==> flow/design.v <==
module sdram (
	inout      [15:0]	sd_data,     
	output reg [12:0]	sd_addr,     
	output reg [1:0] 	sd_dqm,      
	output reg [1:0] 	sd_ba,       
	output 				sd_cs,       
	output 				sd_we,       
	output 				sd_ras,      
	output 				sd_cas,      
	input 		 		init_n,			 
	input 		 		clk,			 
	input					clkref,		 
	input [7:0]  		din,			 
	output [15:0]      dout,			 
	input aux,
	input [24:0]   	addr,        
	input 		 		we           
);
localparam RASCAS_DELAY   = 3'd2;    
localparam BURST_LENGTH   = 3'b000;  
localparam ACCESS_TYPE    = 1'b0;    
localparam CAS_LATENCY    = 3'd3;    
localparam OP_MODE        = 2'b00;   
localparam NO_WRITE_BURST = 1'b1;    
localparam MODE = { 3'b000, NO_WRITE_BURST, OP_MODE, CAS_LATENCY, ACCESS_TYPE, BURST_LENGTH}; 
localparam STATE_IDLE      = 3'd0;    
localparam STATE_CMD_START = 3'd0;    
localparam STATE_CMD_CONT  = STATE_CMD_START  + RASCAS_DELAY;  
localparam STATE_READ      = STATE_CMD_CONT + CAS_LATENCY + 4'd1;    
localparam STATE_LAST      = 3'd7;    
assign dout = sd_data;
reg [3:0] q  ;
always @(posedge clk) begin
   if(((q == 13) && ( clkref == 0)) ||
		((q ==  0) && ( clkref == 1)) ||
      ((q != 13) && (q != 0))) begin
			if( q != 13)
				q <= q + 4'd1;
			else
				q <= 4'd0;
		end
end
reg [4:0] reset;
always @(posedge clk, negedge init_n) begin
	if(!init_n)	reset <= 5'h1f;
	else if((q == STATE_LAST) && (reset != 0))
		reset <= reset - 5'd1;
end
localparam CMD_INHIBIT         = 4'b1111;
localparam CMD_NOP             = 4'b0111;
localparam CMD_ACTIVE          = 4'b0011;
localparam CMD_READ            = 4'b0101;
localparam CMD_WRITE           = 4'b0100;
localparam CMD_BURST_TERMINATE = 4'b0110;
localparam CMD_PRECHARGE       = 4'b0010;
localparam CMD_AUTO_REFRESH    = 4'b0001;
localparam CMD_LOAD_MODE       = 4'b0000;
reg [3:0] sd_cmd;    
assign sd_cs  = sd_cmd[3];
assign sd_ras = sd_cmd[2];
assign sd_cas = sd_cmd[1];
assign sd_we  = sd_cmd[0];
reg [15:0]	sd_data_i;     
reg         oe;
assign sd_data = oe ? sd_data_i : 16'hZZZZ;
always @(posedge clk) begin
	sd_cmd <= CMD_INHIBIT;   
	oe <= 0;
	if(reset != 0) begin
		if(q == STATE_CMD_START) begin
			if(reset == 13) begin
				sd_cmd <= CMD_PRECHARGE;
				sd_addr[10] <= 1'b1;       
			end
			if(reset == 2) begin
				sd_cmd <= CMD_LOAD_MODE;
				sd_addr <= MODE;
			end
		end
	end else begin
		if(q == STATE_CMD_START) begin
			sd_cmd <= CMD_ACTIVE;
			sd_addr <= addr[21:9];
			sd_ba <= addr[23:22];
			if(!we) sd_dqm <= 2'b00;
			else    sd_dqm <= { ~aux, aux };
		end
		if(q == STATE_CMD_CONT) begin
			sd_cmd <= we?CMD_WRITE:CMD_READ;
			if (we) begin
				sd_data_i <= {din, din};
				oe <= 1;
			end
			sd_addr <= { 4'b0010, addr[8:0] };   
		end
		if(q == 8)
			sd_cmd <= CMD_AUTO_REFRESH;
	end
end
endmodule
# Reports on sdram

The steps from the RTL of sdram to its reports follow in flow order.
Lines are those of the file above, counted from 1.
Cell names lack the library's common part.
A cell with - has no value.

Top module: sdram
Clock input: clk
Library: sky130hd
Corner: tt_025C_1v80

# After elaboration

Yosys after proc, flatten, opt, wreduce and memory -nomap, before mapping. Memory bits, and registers merged into a memory's read port (data or address), are not among the register bits. Print and check cells are not counted. Equal cells are merged and count once.

Flip-flop bits (word level): 47
Bits of input ports: 38
Output and inout port bits: 53
Elaborated cells: 66

Add/subtract/negate cells: 2
Eq/ne operators: 10
Mux-type cells: 26
Bitwise gates (word level): 4
Reductions and logical operators: 15

Operators by type and width:

| kind                                         | number |
| two-way mux 10 bit                           | 5 |
| two-way mux 4 bit                            | 7 |
| two-way mux 16 bit                           | 1 |
| two-way mux 2 bit                            | 5 |
| AND reduction 3 bit                          | 3 |
| equality test 4 bit with constant B          | 2 |
| two-way mux 1 bit                            | 8 |
| subtractor 5 x 1 -> 5 bit with constant B    | 1 |
| equality test 5 x 2 -> 1 bit with constant B | 1 |
| equality test 5 x 4 -> 1 bit with constant B | 1 |
| nonzero test 5 bit                           | 1 |
| logical AND 1 bit                            | 4 |
| NOT 1 bit                                    | 4 |
| != test 2 x 1 -> 1 bit with constant B       | 2 |
| adder 4 x 1 -> 4 bit with constant B         | 1 |
| equality test 4 x 2 -> 1 bit with constant B | 1 |
| equality test 4 x 3 -> 1 bit with constant B | 1 |
| != test 4 bit with constant B                | 1 |
| logical NOT 4 bit                            | 1 |
| nonzero test 4 bit                           | 1 |
| != test 3 x 1 -> 1 bit with constant B       | 1 |
| logical OR 1 bit                             | 2 |
| AND reduction 2 bit                          | 1 |
| nonzero test 2 bit                           | 1 |
| OR reduction 2 bit                           | 1 |

# Depth

Depth = most cells in a row (Yosys ltp): at word level without a register or memory, in the mapped netlist without a sequential cell, where the memories' decode and read muxes count.

Depth after elaboration: 5
ABC_AREA: 1
Depth in mapped cells: 9
Mapped depth without buffers: 9

# After synthesis

Yosys stat after the flow's synthesis: flattened, memories mapped to cells. It holds for the ABC_AREA given above (unset counts as 0); a run with the other value may have another netlist.

Standard cells after synthesis: 195
Cell area after synthesis: 0.0019907 mm²
Area of sequential cells: 0.0010823 mm²
Mapped flip-flops: 38
Buffer cells: 27

Cells by type:

| cell type | number | total area (µm²) |
| edfxtp_1  | 29     | 870.835 |
| nand2_1   | 51     | 191.434 |
| buf_4     | 24     | 180.173 |
| dfstp_2   | 5      | 131.376 |
| ha_1      | 7      | 87.584 |
| dfxtp_1   | 4      | 80.077 |
| inv_1     | 18     | 67.565 |
| a21oi_2   | 7      | 61.309 |
| nand2_2   | 8      | 50.048 |
| nand3_1   | 9      | 45.043 |
| nor2_1    | 10     | 37.536 |
| buf_6     | 2      | 22.522 |
| nor2_4    | 2      | 22.522 |
| nand3_4   | 1      | 17.517 |
| buf_8     | 1      | 15.014 |
| o21ai_0   | 3      | 15.014 |
| o21ai_1   | 3      | 15.014 |
| nor2_2    | 2      | 12.512 |

Other cell types: 8; their cells: 9.

# Worst setup path after synthesis

OpenSTA on the mapped netlist: ideal clock, no wires. The path of least setup slack (recovery checks aside). Input and output delay are each 20% of the period. Register names are those of the netlist, which keeps one name where synthesis merged equal registers.

Path type: flip-flop to flip-flop
Start: reg reset[0]
End: reg sd_addr[0]
Period: 2.81 ns
Library setup time: 0.380 ns
Time at the first pin: 0.000 ns
Arrival time: 1.525 ns
Data required time: 2.430 ns
Path slack: 0.905 ns
Delay of the path: 1.905 ns
Stages on the path: 7
Synthesis period reached: 1.905 ns

"delay of the path" is the arrival time less input delay plus setup time.
"stages on the path" counts driving pins, that of a launching flip-flop among them; a cell with two outputs on the path counts twice.
"synthesis period reached" = period - worst setup slack (recovery checks aside). The figure is calculated, with input and output delays left at 20% of the set period.
Between the ends stands the longest chain of elaborated cells between them, by number of cells; it is not shown to be the way that was timed. Of several equally long chains one is given.
Each line given opens the expression or statement behind the cell; cells for indexed reads and writes are added by Yosys, which also makes memories of some case tables.
A register here has more assigning lines than the two given.
Only ways into the end's enable, where the timed path ends, are counted here.

Cell sequence: dfstp_2 > inv_1 > ha_1 > nand3_4 > nand2_1 > nand2_1 > nor2_1
Length of the longest elaborated chain: 3
Elaborated cells on any way between the ends: 5
Those cells by class: eq/ne (3); reduce/logical (2)

RTL lines, path after synthesis:

| item                   | RTL line | text |
| from (decl)            | 43       | `reg [4:0] reset;` |
| from (assign)          | 45       | `if(!init_n) reset <= 5'h1f;` |
| from (assign)          | 47       | `reset <= reset - 5'd1;` |
| nonzero test 5 bit     | 69       | `if(reset != 0) begin` |
| != test 2 x 1 -> 1 bit | -        |  |
| AND reduction 3 bit    | -        |  |
| to (assign)            | 83       | `sd_addr <= addr[21:9];` |
| to (assign)            | 94       | `sd_addr <= { 4'b0010, addr[8:0] };` |
| to (decl)              | 3        | `output reg [12:0] sd_addr,` |

# Timing after layout

Path of least setup slack in the final report of stored run 1 (OpenROAD, finished layout, wires in). Where an end is a register, its clock arrival counts in the times.

Path type: flip-flop to output port
Start: reg (name not given)
End: out dout[3]
Period: 3.59 ns
Time at the first pin: 0.29 ns
Arrival time: 1.39 ns
Data required time: 2.87 ns
Path slack: 1.49 ns
Stages on the path: 2

Cell sequence: edfxtp_1 > clkdlybuf4s50_1

RTL lines, path after layout:

| item      | RTL line | text |
| to (decl) | 14       | `output [15:0] dout,` |

No chain of elaborated cells between the ends is given.

Hand-over note for sdram

Measured results for sdram: 2 stored runs of the Yosys and OpenROAD flow on sky130hd. The settings differ; the order carries no meaning. The constraints put input and output delay at 20% of the set period each and load the outputs with 0.01 pF.
By "period achieved" is meant the clock period of the run minus its worst setup slack. This is arithmetic on one report: input and output delays are still those of the set period (20% each).
By "critical setup path time" is meant the share of the clock period that the worst setup path is allowed (20% is reserved at inputs, 20% at outputs), minus its slack. Clock arrival times at its registers enter into it.
"power consumption" is the tool's figure for a default switching activity; nothing was simulated.

## Stored run 1

==> flow/run.sh <==
#!/bin/bash
# the make line also repeats the synthesis and layout settings of config.mk as NAME=value (left out here)
make -C /OpenROAD-flow-scripts/flow DESIGN_CONFIG=/design/flow/config.mk WORK_HOME=/design/flow/orfs CLKGATE_MAP_FILE= finish
==> flow/config.mk <==
export PLATFORM = sky130hd
export DESIGN_NAME = sdram
export DESIGN_NICKNAME = sdram
export VERILOG_FILES = /design/flow/design.v
export SDC_FILE = /design/flow/constraint.sdc
export NUM_CORES = 4
export LEC_CHECK = 0
export ABC_AREA = 1
export CAP_MARGIN = 15
export CORE_MARGIN = 2
export CORE_UTILIZATION = 30
export HOLD_SLACK_MARGIN = 0.08
export PLACE_DENSITY_LB_ADDON = 0.1
export SETUP_SLACK_MARGIN = 0.36
export SLEW_MARGIN = 5
==> flow/constraint.sdc <==
create_clock -name core_clock -period 3.59 [get_ports {clk}]
set_input_delay 0.7180 -clock core_clock [delete_from_list [all_inputs] [get_ports {clk}]]
set_output_delay 0.7180 -clock core_clock [all_outputs]
set_load 0.01 [all_outputs]

| result of stored run 1 | value |
|---|---|
| period achieved | 2.104 ns |
| synthesis area | 0.0019907 mm² |
| standard-cell area after layout | 0.0027501 mm² |
| power consumption | 0.001672 W |
| critical setup path time | 1.39 ns |
| class of the worst setup path | flip-flop to output port |
| area of the die | 0.0073034 mm² |
| setup slack of the critical path | 1.486 ns |

## Stored run 2

==> flow/run.sh <==
#!/bin/bash
# the make line also repeats the synthesis and layout settings of config.mk as NAME=value (left out here)
make -C /OpenROAD-flow-scripts/flow DESIGN_CONFIG=/design/flow/config.mk WORK_HOME=/design/flow/orfs CLKGATE_MAP_FILE= finish
==> flow/config.mk <==
export PLATFORM = sky130hd
export DESIGN_NAME = sdram
export DESIGN_NICKNAME = sdram
export VERILOG_FILES = /design/flow/design.v
export SDC_FILE = /design/flow/constraint.sdc
export NUM_CORES = 4
export LEC_CHECK = 0
export ABC_AREA = 1
export CAP_MARGIN = 20
export CELL_PAD_IN_SITES_DETAIL_PLACEMENT = 0
export CELL_PAD_IN_SITES_GLOBAL_PLACEMENT = 0
export CORE_MARGIN = 10
export CORE_UTILIZATION = 26
export GPL_ROUTABILITY_DRIVEN = 0
export GPL_TIMING_DRIVEN = 1
export MIN_ROUTING_LAYER = met2
export PLACE_DENSITY_LB_ADDON = 0.27
export SETUP_SLACK_MARGIN = 0.15
export SLEW_MARGIN = 20
==> flow/constraint.sdc <==
create_clock -name core_clock -period 1.59 [get_ports {clk}]
set_input_delay 0.3180 -clock core_clock [delete_from_list [all_inputs] [get_ports {clk}]]
set_output_delay 0.3180 -clock core_clock [all_outputs]
set_load 0.01 [all_outputs]

| result of stored run 2 | value |
|---|---|
| critical setup path time | 1.60 ns |
| class of the worst setup path | flip-flop to flip-flop |
| setup slack of the critical path | -0.013 ns |
| standard-cell area after layout | 0.0033207 mm² |
| area of the die | 0.0115562 mm² |
| power consumption | 0.004114 W |
| synthesis area | 0.0019907 mm² |
| period achieved | 1.603 ns |

End of note.
